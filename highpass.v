==> flow/design.v <==
`timescale 1ns / 1ps
module highpass(
    input [15:0] in0,
	 input en,
	 input rst,
	 input clk,
    output [15:0] out
    );
parameter[15:0] fs1 = 48000;
parameter[15:0] rc = 17 ;  
parameter reg [15:0] dt = 2;  
reg [15:0]alpha = (rc*10000) /(rc+dt);
reg [15:0] ff [1:0];
reg [15:0] temp;
	assign out = en ? ff[i] : 16'b0;
	integer i, j;
	always@(posedge clk or posedge rst) begin
		if(rst) begin
			ff[0] <= 16'b0;
			ff[1] <= 16'b0;
			end
		else if(en) begin    
			   ff[0] <= in0;
				ff[0] <= alpha * (ff[1] + in0 - temp) ;
				ff[1] <= ff[0];
				temp <= in0;
            end
	end
endmodule
---- Tool chain data of highpass ----
The steps from the RTL of highpass to its reports follow in flow order.
Lines are those of the file above, counted from 1.
Operators carry their Yosys type and port widths (W data, S select, Z words).
Library cell names are shortened.
A cell with - has no value.
set-up
  top module .............................. highpass
  clock input ............................. clk
  library ................................. sky130hd
  timing corner ........................... tt_025C_1v80

---- Elaborated design ----
Counts by Yosys on the flattened word-level netlist (proc, flatten, opt, wreduce). Print and check cells are left out. Cells with the same type and inputs are merged into one.
cells by class
  $mul .................................... 1
  reduce/logical cells .................... 1
  $add $sub $neg .......................... 2
  bitwise gates (word level) .............. 2
  muxes and demuxes ....................... 2
operator list
  cell                      number
  $mul A14 B16 Y16 const A  1
  $pmux W16 S2              1
  $add A16 B16 Y16          1
  $sub A16 B16 Y16          1
  $mux W16                  1
  $not A1 Y1                2
  $reduce_and A2 Y1         1
storage and ports
  output and inout port bits .............. 16
  input port bits ......................... 19
  register bits ........................... 48
  elaborated cells ........................ 11

---- Longest topological paths ----
Yosys ltp: most cells in a row. Word level: on the elaborated netlist, between registers, memories and ports. Mapped: between sequential cells and ports; inverters and the memories' decode and read muxes count.
logic depth
  depth in word-level cells ............... 3
  ABC_AREA ................................ 0
  depth in mapped cells ................... 33
  mapped depth without buffers ............ 33

---- Synthesis result ----
Yosys stat after the flow's synthesis: flattened, memories mapped to cells. It holds for the ABC_AREA given above (unset counts as 0); a run with the other value may have another netlist.
Totals and module areas in this step are rounded.
cell types
  cell type  number  area in all (µm²)
  fa_1       51      1.02E+03
  ha_1       71      888.352
  dfrtp_1    32      800.768
  inv_1      135     506.736
  edfxtp_1   16      480.461
  xnor2_1    32      280.269
  a21o_1     25      187.68
  mux2_2     11      123.869
  and2_1     16      100.096
  xor2_1     9       78.826
  a21oi_1    12      60.058
  o21ai_0    10      50.048
  xnor3_1    2       45.043
  nor2_1     10      37.536
  nand2_1    9       33.782
  a21boi_0   3       22.522
  o21a_1     3       22.522
  nand3_1    4       20.019
Not listed: further types 27, cells in them 42.
mapped netlist
  buffer cells ............................ 5
  flip-flops .............................. 48
  area of sequential cells ................ 0.00128 mm²
  mapped cells ............................ 493
  synthesis area .......................... 0.00508 mm²

---- Timing after synthesis ----
Path of least setup slack by OpenSTA after synthesis, without wires, with an ideal clock, recovery checks aside; 20% of the period is set as input and as output delay. Where synthesis merged equal registers, the netlist keeps one of their names.
timing path after synthesis
  kind .................................... input to register
  start point ............................. input in0[2]
  end point ............................... register ff[0][15]
  path slack .............................. -395 ps
  period .................................. 8,170 ps
  arrival time ............................ 8,440 ps
  driving pins on the path ................ 28
  setup time .............................. 125 ps
  time at the first pin ................... 1,634 ps
  delay of the path ....................... 6,931 ps
  data required time ...................... 8,045 ps
  external input delay .................... 1,634 ps
  buffers on the path ..................... 0
  synthesis period reached ................ 8,565 ps
"delay of the path" = arrival - input delay + setup time.
"driving pins on the path" counts driving pins, that of a launching flip-flop among them; a cell with two outputs on the path counts twice.
"synthesis period reached" = period - worst setup slack (recovery checks aside). The figure is calculated, with input and output delays left at 20% of the set period.
The rows between start and end are the longest chain of elaborated cells between them; the timing report does not say that the signal goes this way. Where chains are equally long, one stands for them.
Each line given opens the expression or statement behind the cell; cells for indexed reads and writes are added by Yosys, which also makes memories of some case tables.
At most two assigning lines are given for a register; there are more.
between the ends, after synthesis
  cell sequence ........................... inv_1 fa_1 inv_1 ha_1 nor2b_4 o31a_4 a21oi_1 inv_1 fa_1 inv_1 ha_1 fa_1 inv_1 fa_1 inv_1 fa_1 inv_1 fa_1 inv_1 ha_1 and2_1 a311oi_1 o21bai_1 a21oi_1 o21ai_0 xnor2_1 xnor3_1 mux2_4
  length of the longest elaborated chain .. 3
  elaborated cells on any way between the ends .. 3
  source lines of those cells ............. 1
  classes of those cells .................. add/sub (2); mul (1)
ends and longest elaborated chain, after synthesis
  what              line  text
  from (decl)       3     input [15:0] in0,
  $add A16 B16 Y16  24    ff[0] <= alpha * (ff[1] + in0 - temp) ;
  $sub A16 B16 Y16  24
  $mul A14 B16 Y16  24
  to (assign)       23    ff[0] <= in0;
  to (assign)       24
  to (decl)         13    reg [15:0] ff [1:0];

---- Timing after layout ----
Path of least setup slack in the final report of run 1 (OpenROAD, finished layout, wires in). Where an end is a register, its clock arrival counts in the times.
The report prints the path's times to 10 ps; the period is as set.
timing path post-layout
  kind .................................... input to register
  start point ............................. input in0[1]
  end point ............................... register ff[0][15]
  arrival time ............................ 7,970 ps
  external input delay .................... 1,410 ps
  data required time ...................... 7,230 ps
  driving pins on the path ................ 32
  time at the first pin ................... 1,410 ps
  buffers on the path ..................... 3
  path slack .............................. -740 ps
  setup time .............................. 110 ps
  period .................................. 7,060 ps
The rows between start and end are the longest chain of elaborated cells between them; the timing report does not say that the signal goes this way. Where chains are equally long, one stands for them.
At most two assigning lines are given for a register; there are more.
between the ends, post-layout
  cell sequence ........................... buf_6 inv_2 fa_1 inv_1 ha_1 a21o_1 nand4_1 nand3_2 buf_6 o221ai_4 buf_6 o21bai_4 a21bo_2 xor2_2 ha_1 inv_2 fa_1 inv_2 fa_1 inv_2 fa_1 fa_2 xnor2_2 xnor2_1 xnor2_1 xnor2_1 xnor2_1 xnor2_1 xnor3_1 xnor2_1 xnor3_1 mux2_4
  length of the longest elaborated chain .. 3
  elaborated cells on any way between the ends .. 3
  source lines of those cells ............. 1
  classes of those cells .................. add/sub (2); mul (1)
ends and longest elaborated chain, post-layout
  what              line  text
  from (decl)       3     input [15:0] in0,
  $add A16 B16 Y16  24    ff[0] <= alpha * (ff[1] + in0 - temp) ;
  $sub A16 B16 Y16  24
  $mul A14 B16 Y16  24
  to (assign)       23    ff[0] <= in0;
  to (assign)       24
  to (decl)         13    reg [15:0] ff [1:0];

==> runs of highpass <==
Top module highpass; platform sky130hd; tools Yosys and OpenROAD; 2 stored runs in no particular order. Input and output delays are each 20% of the period that was set; the output load is 0.01 pF.
"period reached" = clock period - worst setup slack. The figure is calculated, with input and output delays left at 20% of the set period.
By "critical path time" is meant the share of the clock period that the worst setup path is allowed (20% is reserved at inputs, 20% at outputs), minus its slack. Clock arrival times at its registers enter into it.
"critical path time" is known to 10 ps.
Measured values are rounded.

======== run 1 ========
==> flow/run.sh <==
#!/bin/bash
# the make line also repeats the synthesis and layout settings of config.mk as NAME=value (left out here)
make -C /OpenROAD-flow-scripts/flow DESIGN_CONFIG=/design/flow/config.mk WORK_HOME=/design/flow/orfs CLKGATE_MAP_FILE= finish
==> flow/config.mk <==
export PLATFORM = sky130hd
export DESIGN_NAME = highpass
export DESIGN_NICKNAME = highpass
export VERILOG_FILES = /design/flow/design.v
export SDC_FILE = /design/flow/constraint.sdc
export NUM_CORES = 4
export LEC_CHECK = 0
export CAP_MARGIN = 20
export CORE_MARGIN = 2
export CORE_UTILIZATION = 40
export SLEW_MARGIN = 20
==> flow/constraint.sdc <==
create_clock -name core_clock -period 7.06 [get_ports {clk}]
set_input_delay 1.4120 -clock core_clock [delete_from_list [all_inputs] [get_ports {clk}]]
set_output_delay 1.4120 -clock core_clock [all_outputs]
set_load 0.01 [all_outputs]

-------- measured, run 1 --------
  synthesis area .......................... 0.00508 mm²
  final design utilization ................ 55.4%
  total negative setup slack .............. -1,720 ps
  die footprint ........................... 0.0136 mm²
  standard-cell area of the final layout .. 0.00694 mm²
  setup slack of the worst path ........... -740 ps
  period reached .......................... 7,800 ps
  final worst hold slack .................. 478 ps
  critical path time ...................... 6,390 ps
  worst setup path kind ................... input to register

======== run 2 ========
==> flow/run.sh <==
#!/bin/bash
# the make line also repeats the synthesis and layout settings of config.mk as NAME=value (left out here)
make -C /OpenROAD-flow-scripts/flow DESIGN_CONFIG=/design/flow/config.mk WORK_HOME=/design/flow/orfs CLKGATE_MAP_FILE= finish
==> flow/config.mk <==
export PLATFORM = sky130hd
export DESIGN_NAME = highpass
export DESIGN_NICKNAME = highpass
export VERILOG_FILES = /design/flow/design.v
export SDC_FILE = /design/flow/constraint.sdc
export NUM_CORES = 4
export LEC_CHECK = 0
export ABC_AREA = 0
export CAP_MARGIN = 10
export CELL_PAD_IN_SITES_DETAIL_PLACEMENT = 1
export CORE_MARGIN = 6
export CORE_UTILIZATION = 44
export CTS_CLUSTER_DIAMETER = 218
export GPL_ROUTABILITY_DRIVEN = 0
export GPL_TIMING_DRIVEN = 1
export PLACE_DENSITY_LB_ADDON = 0.11
export SETUP_SLACK_MARGIN = 2.03
export SLEW_MARGIN = 20
export TNS_END_PERCENT = 10
==> flow/constraint.sdc <==
create_clock -name core_clock -period 8.08 [get_ports {clk}]
set_input_delay 1.6160 -clock core_clock [delete_from_list [all_inputs] [get_ports {clk}]]
set_output_delay 1.6160 -clock core_clock [all_outputs]
set_load 0.01 [all_outputs]

-------- measured, run 2 --------
  setup slack of the worst path ........... -18 ps
  standard-cell area of the final layout .. 0.00683 mm²
  final worst hold slack .................. 479 ps
  critical path time ...................... 6,480 ps
  worst setup path kind ................... input to register
  total negative setup slack .............. -18 ps
  synthesis area .......................... 0.00508 mm²
  final design utilization ................ 61.9%
  die footprint ........................... 0.0143 mm²
  period reached .......................... 8,098 ps
