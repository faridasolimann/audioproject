==> flow/design.v <==
`timescale 1ns / 1ps
module MAC(
    input [15:0] A,
    input [15:0] B,
    input clk,
	 input en,
    input rst,
    output reg [31:0] out
    );
	 wire [31:0] mul;
	 assign mul = A * B;
	 always @ (posedge clk or posedge rst)
	 begin
	 if (rst)
		out <= 0;
	 else
		if (en)
			out <= out + mul;
	end;		
endmodule
# Reports on MAC
# The steps from the RTL of MAC to its reports follow in flow order.
# Line numbers count from 1 in the design file above.
# Operators: Yosys type, input widths -> output width; for muxes data width and select width s.
# Library cell names are shortened.
# A cell with - has no value.
# inputs
top_module,MAC
clk_port,clk
lib,sky130hd
corner,tt_025C_1v80

# After elaboration
# Yosys after proc, flatten, opt, wreduce and memory -nomap, before mapping. Enables and synchronous resets that opt folds into registers are not counted as muxes. Memory bits, and registers merged into a memory's read port (data or address), are not among the register bits. Print and check cells are not counted. Equal cells are merged and count once.
# bits
register_bits,32
in_bits,35
out_inout_bits,32
elab_cells,3
# op_classes
n_addsub,1
multipliers,1
# ops
operator,count
$mul 16x16->32,1
$add 32x32->32,1

# Logic depth
# Yosys ltp: most cells in a row. Word level: on the elaborated netlist, between registers, memories and ports. Mapped: between sequential cells and ports; inverters and the memories' decode and read muxes count.
# logic_depth
depth_word,2
abc_area,0
ltp_mapped,24
depth_no_buf,22

# Mapped cells and area
# The flow's flattened synthesis, as Yosys stat reports it; memories are mapped. The netlist is that of the ABC_AREA named above (0 if unset); the other value can give another one.
# synth_totals
cells,1213
mapped_area_um2,10700.3
sequential_area_um2,800.8
ff_cells,32
n_buf,47
# types
cell_type,count,area_total_um2
fa_1,225,4504.32
ha_1,99,1.24E+03
inv_1,327,1.23E+03
dfrtp_1,32,800.768
and2_1,115,719.44
nand2_1,169,634.358
clkbuf_1,45,168.912
xnor2_1,18,157.651
a21oi_1,31,155.149
mux2_2,12,135.13
o21ai_0,21,105.101
a21o_1,12,90.086
xor2_1,8,70.067
nor2_1,14,52.55
nand3_1,9,45.043
mux2i_1,4,40.038
nor2b_1,6,37.536
a41oi_1,4,35.034
# Other cell types: 32; their cells: 62.

# Path before layout
# Source: OpenSTA report_checks on the synthesized netlist (no wires, ideal clock, input and output delay 20% of the period each), path of least setup slack; recovery checks are left aside. Register names are those of the netlist, which keeps one name where synthesis merged equal registers.
# synth_timing
path_kind,input to register
from,input B[7]
to,register out[30]
tclk_ps,8840
in_delay_ps,1768
setup_time_ps,141
t_first_pin_ps,1768
t_arrival_ps,7200
required_time_ps,8699
setup_slack_ps,1500
path_delay_ps,5573
path_stages,22
path_buffers,2
synth_period_reached_ps,7340
# "path_delay_ps" = arrival - input delay + setup time.
# "path_stages" counts driving pins, that of a launching flip-flop among them; a cell with two outputs on the path counts twice.
# "synth_period_reached_ps" is the clock period less the worst setup slack; recovery checks do not enter. This is arithmetic on one report: input and output delays are still those of the set period (20% each).
# The rows between start and end are the longest chain of elaborated cells between them; the timing report does not say that the signal goes this way. Where chains are equally long, one stands for them.
# A line is the first line of the expression or statement that the cell stems from. Yosys adds cells for indexed reads and writes and turns some case tables into memories.
# synth_via
path_cell_list,clkbuf_1 -> nand2_1 -> fa_1 -> inv_1 -> fa_1 -> inv_1 -> fa_1 -> inv_1 -> fa_1 -> fa_1 -> inv_1 -> fa_1 -> inv_1 -> ha_1 -> buf_2 -> and3_1 -> a221o_1 -> a221oi_2 -> o41ai_2 -> a311oi_2 -> xor2_1 -> mux2i_1
elab_chain_cells,2
cone_cells,2
cone_lines,2
classes_between,1 x add/sub; 1 x mul
# synth_lines
item,line_no,text
from (decl),4,"input [15:0] B,"
$mul 16x16->32,11,assign mul = A * B;
$add 32x32->32,18,out <= out + mul;
to (assign),15,out <= 0;
to (assign),18,
to (decl),8,output reg [31:0] out

# Path in the finished layout
# From the final timing report of run 1: the path of least setup slack in the routed layout; clock arrival at registers is part of the times.
# The report prints the path's times to 10 ps; the period is as set.
# layout_timing
path_kind,input to register
from,input A[3]
to,register out[30]
tclk_ps,7060
in_delay_ps,1410
setup_time_ps,160
t_first_pin_ps,1410
t_arrival_ps,7020
required_time_ps,7190
setup_slack_ps,170
path_stages,19
path_buffers,2
# The rows between start and end are the longest chain of elaborated cells between them; the timing report does not say that the signal goes this way. Where chains are equally long, one stands for them.
# layout_via
path_cell_list,dlymetal6s2s_1 -> buf_12 -> and2_1 -> fa_1 -> inv_1 -> fa_1 -> inv_2 -> fa_1 -> fa_1 -> fa_1 -> fa_1 -> ha_4 -> a21o_2 -> a221o_1 -> a221oi_4 -> o41ai_4 -> a311oi_2 -> xor2_1 -> mux2i_1
elab_chain_cells,2
cone_cells,2
cone_lines,2
classes_between,1 x add/sub; 1 x mul
# layout_lines
item,line_no,text
from (decl),3,"input [15:0] A,"
$mul 16x16->32,11,assign mul = A * B;
$add 32x32->32,18,out <= out + mul;
to (assign),15,out <= 0;
to (assign),18,
to (decl),8,output reg [31:0] out

# Top module MAC; platform sky130hd; tools Yosys and OpenROAD; 2 stored runs in no particular order. Input and output delays are each 20% of the period that was set; the output load is 0.01 pF.
# By "period_less_ws_ps" is meant the clock period of the run minus its worst setup slack. This is arithmetic on one report: input and output delays are still those of the set period (20% each).
# "worstPathTime_ps": the worst setup path's part of the clock period (all of it between registers, 20% less for each end at a port) less its slack. A launch clock that arrives late makes it longer, a capture clock that arrives late makes it shorter.
# "worstPathTime_ps" is known to 10 ps.
# Settings: . = not set for that run.
run,period_ns,CORE_UTILIZATION,CAP_MARGIN,CORE_MARGIN,SLEW_MARGIN,PLACE_DENSITY_LB_ADDON,TNS_END_PERCENT,ABC_AREA,CTS_CLUSTER_SIZE,MIN_ROUTING_LAYER,MAX_ROUTING_LAYER,synthesis_area_um2,final_die_area_um2,post_route_stdcell_area_um2,utilization_pct,worstSetupSlack_ps,timing.setup.tns_ps,holdWs_ps,period_less_ws_ps,worstPathTime_ps,path_kind
run 1,7.06,44,20,2,20,.,.,.,.,.,.,10700.3,25582.4,13118.8,54.4,166,0,551,6894,5480,input to register
run 2,4.06,57,15,3,20,0.09,30,1,36,met1,met4,11609.9,22116.2,15487.4,78.5,-1487,-32358,516,5547,4730,input to register
